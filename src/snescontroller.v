==> flow/design.v <==
module snescontroller #(
    parameter FREQ = 21_500_000          
)(
    input clk,
    input resetn,
    output reg joy_strb,
    output joy_clk,
    input joy_data,
    output reg [15:0] buttons
);
localparam TIME_6US = FREQ / 1000000 * 6;
reg joy_clk_reg = 1;
assign joy_clk = joy_clk_reg;
reg [2:0] state;
reg [$clog2(FREQ/1000*16)-1:0] cnt;            
reg [3:0] bits;
localparam [1:0] LATCH = 0;
localparam [1:0] CLK_HIGH = 1;
localparam [1:0] CLK_LOW = 2;
localparam [1:0] WAIT = 3;
always @(posedge clk) begin
    if (~resetn) begin
        joy_clk_reg <= 1;
        cnt <= 0;
        state <= 0;
    end else begin
        cnt <= cnt + 1;
        case (state)
        LATCH: begin          
            joy_strb <= 1;
            if (cnt == TIME_6US * 2 - 1) begin
                joy_strb <= 0;
                state <= CLK_HIGH;
                cnt <= 0;
                bits <= 0;
            end
        end
        CLK_HIGH: begin          
            if (cnt == TIME_6US - 1) begin
                joy_clk_reg <= 0;
                cnt <= 0;
                state <= CLK_LOW;
                buttons <= {buttons[14:0], joy_data};
            end
        end
        CLK_LOW: begin          
            if (cnt == TIME_6US - 1) begin
                joy_clk_reg <= 1;
                cnt <= 0;
                bits <= bits + 1;
                if (bits == 4'd15)       
                    state <= 3;
                else
                    state <= 1;
            end
        end        
        WAIT:                
            if (cnt == FREQ / 1000 * 16 - 1) begin
                cnt <= 0;
                state <= 0;
            end
        endcase
    end
end
endmodule
# From RTL to reports: snescontroller
# Tool output for the design above, in the order of the flow.
# Lines are those of the file above, counted from 1.
# Not given: n/a
# design
design,snescontroller
clock_port,clk
cell_library,sky130hd
pvt_corner,tt_025C_1v80

# After elaboration
# Counts by Yosys on the flattened word-level netlist (proc, flatten, opt, wreduce; memories kept). Register bits leave out memories and registers merged into their read ports (data or address). Print and check cells are left out.
# word_totals
reg_bits,44
input_bits,3
output_inout_bits,18
# classes
n_addsub,2
equal,11
muxes,17
reduce_logical,10
# op_table
operator,count
19-bit parallel mux with 3-bit select,1
19-bit 2-to-1 mux,3
19-bit by 1-bit adder with 19-bit output (second input constant),1
19-bit equality test (second input constant),1
19-bit by 7-bit equality test with 1-bit output (second input constant),1
19-bit by 8-bit equality test with 1-bit output (second input constant),1
3-bit parallel mux with 4-bit select,1
3-bit 2-to-1 mux,4
2-bit != test (second input constant),4
4-bit parallel mux with 2-bit select,1
4-bit 2-to-1 mux,2
3-bit by 2-bit equality test with 1-bit output (second input constant),2
3-bit AND reduction,2
5-bit AND reduction,1
2-bit nonzero test,2
4-bit by 1-bit adder with 4-bit output (second input constant),1
4-bit equality test (second input constant),1
4-bit AND reduction,1
4-bit nonzero test,1
3-bit by 1-bit equality test with 1-bit output (second input constant),1
3-bit zero test,1
1-bit 2-to-1 mux,3
2-bit AND reduction,1
2-bit OR reduction,1
1-bit parallel mux with 2-bit select,1
2-bit 2-to-1 mux,1

# Longest topological paths
# Longest topological path by Yosys (ltp), each cell counted once; first at word level (registers and memories cut), then after technology mapping (sequential cells cut; the memories' decode and read muxes count).
# logic_depth
ltp_word,4
abc_area,0
depth_mapped,6

# After synthesis
# Yosys stat after the flow's synthesis: flattened, memories mapped to cells. It holds for the ABC_AREA given above (unset counts as 0); a run with the other value may have another netlist.
# synth_totals
cells,172
synth_area_um2,2037.0
seq_area_um2,1111.1
flip_flops,45
buf_cells,9
# types
cell_type,count
sky130_fd_sc_hd__edfxtp_1,21
sky130_fd_sc_hd__dfxtp_1,24
sky130_fd_sc_hd__a31oi_1,14
sky130_fd_sc_hd__xor2_1,10
sky130_fd_sc_hd__a32oi_1,6
sky130_fd_sc_hd__o311ai_4,2
sky130_fd_sc_hd__nand4_1,8
sky130_fd_sc_hd__or4_1,6
sky130_fd_sc_hd__nand3_1,8
sky130_fd_sc_hd__ha_1,3
sky130_fd_sc_hd__o31ai_1,5
sky130_fd_sc_hd__buf_6,3
sky130_fd_sc_hd__nand2_1,8
sky130_fd_sc_hd__o21ai_0,6
sky130_fd_sc_hd__xnor2_1,3
sky130_fd_sc_hd__nor4_2,2
sky130_fd_sc_hd__nor2_1,6
sky130_fd_sc_hd__nand3_2,2
# Other cell types: 22; their cells: 35.

# Timing after synthesis
# Source: OpenSTA report_checks on the synthesized netlist (no wires, ideal clock, input and output delay 20% of the period each), path of least setup slack; recovery checks are left aside. Register names are those of the netlist, which keeps one name where synthesis merged equal registers.
# synth_path
kind,register -> register
start,reg cnt[8]
end,reg buttons[0]
period_ns,3.66
setup_ns,0.388
launch_ns,0.000
t_arrival_ns,1.724
required_time_ns,3.272
setup_slack_ns,1.548
delay_ns,2.112
driving_pins,5
n_path_buf,0
period_less_setup_slack_ns,2.112
# "delay_ns" = arrival - input delay + setup time.
# "driving_pins": output pins that drive a net of the path, with the launching flip-flop's if there is one; two outputs of one cell count as two.
# "period_less_setup_slack_ns" = period - worst setup slack (recovery checks aside). The figure is calculated, with input and output delays left at 20% of the set period.
# The rows between start and end are the longest chain of elaborated cells between them; the timing report does not say that the signal goes this way. Where chains are equally long, one stands for them.
# Each line given opens the expression or statement behind the cell; cells for indexed reads and writes are added by Yosys, which also makes memories of some case tables.
# A register here has more assigning lines than the two given.
# synth_between
cell_sequence,sky130_fd_sc_hd__dfxtp_1 sky130_fd_sc_hd__nor4_2 sky130_fd_sc_hd__and3_2 sky130_fd_sc_hd__nand3_1 sky130_fd_sc_hd__nor2_1
elab_chain_len,2
# synth_lines
element,line,text
from (decl),15,reg [$clog2(FREQ/1000*16)-1:0] cnt;
from (assign),24,cnt <= 0;
from (assign),27,cnt <= cnt + 1;
19-bit by 7-bit equality test with 1-bit output,39,if (cnt == TIME_6US - 1) begin
3-bit AND reduction,n/a,
to (assign),43,"buttons <= {buttons[14:0], joy_data};"
to (decl),9,output reg [15:0] buttons

# Path in the finished layout
# From the final timing report of run 1: the path of least setup slack in the routed layout; clock arrival at registers is part of the times.
# layout_path
kind,register -> register
start,reg cnt[0]
end,reg cnt[17]
period_ns,3.89
setup_ns,0.16
launch_ns,0.29
t_arrival_ns,2.38
required_time_ns,4.02
setup_slack_ns,1.64
driving_pins,6
n_path_buf,0
# The rows between start and end are the longest chain of elaborated cells between them; the timing report does not say that the signal goes this way. Where chains are equally long, one stands for them.
# A register here has more assigning lines than the two given.
# layout_between
cell_sequence,sky130_fd_sc_hd__dfxtp_1 sky130_fd_sc_hd__ha_1 sky130_fd_sc_hd__nand2_1 sky130_fd_sc_hd__or3_4 sky130_fd_sc_hd__o311ai_4 sky130_fd_sc_hd__a32oi_1
elab_chain_len,3
# layout_lines
element,line,text
from (decl),15,reg [$clog2(FREQ/1000*16)-1:0] cnt;
from (assign),24,cnt <= 0;
from (assign),27,cnt <= cnt + 1;
19-bit by 1-bit adder with 19-bit output,27,
19-bit 2-to-1 mux,58,if (cnt == FREQ / 1000 * 16 - 1) begin
19-bit parallel mux with 3-bit select,28,case (state)
to (assign),24,
to (assign),27,
to (decl),15,

# Record of 2 stored runs of the RTL-to-layout flow on snescontroller, platform sky130hd. The runs are unordered. Constraints: input delay and output delay 20% of the set period each, output load 0.01 pF.
# "timing.worst_path_ns": the worst setup path's part of the clock period (all of it between registers, 20% less for each end at a port) less its slack. A launch clock that arrives late makes it longer, a capture clock that arrives late makes it shorter.
# A setting shown as - is not set for that run.
name,run 1,run 2
period_ns,3.89,1.9
CAP_MARGIN,20,20
CORE_MARGIN,2,2
CORE_UTILIZATION,40,21
SLEW_MARGIN,20,20
PLACE_DENSITY_LB_ADDON,-,0.06
HOLD_SLACK_MARGIN,-,0.23
CELL_PAD_IN_SITES_DETAIL_PLACEMENT,-,1
TNS_END_PERCENT,-,55
CTS_CLUSTER_DIAMETER,-,346
MAX_ROUTING_LAYER,-,met4
ws_setup_ns,1.644,0.126
final_cell_area_um2,2398.6,2690.1
synth_chip_area_um2,2037.0,2037.0
ws_hold_ns,0.458,0.464
utilization_pct,49.8,28.8
timing.worst_path_ns,2.25,1.77
worst_path_kind,register -> register,register -> register
die_footprint_um2,5679.1,10503.2
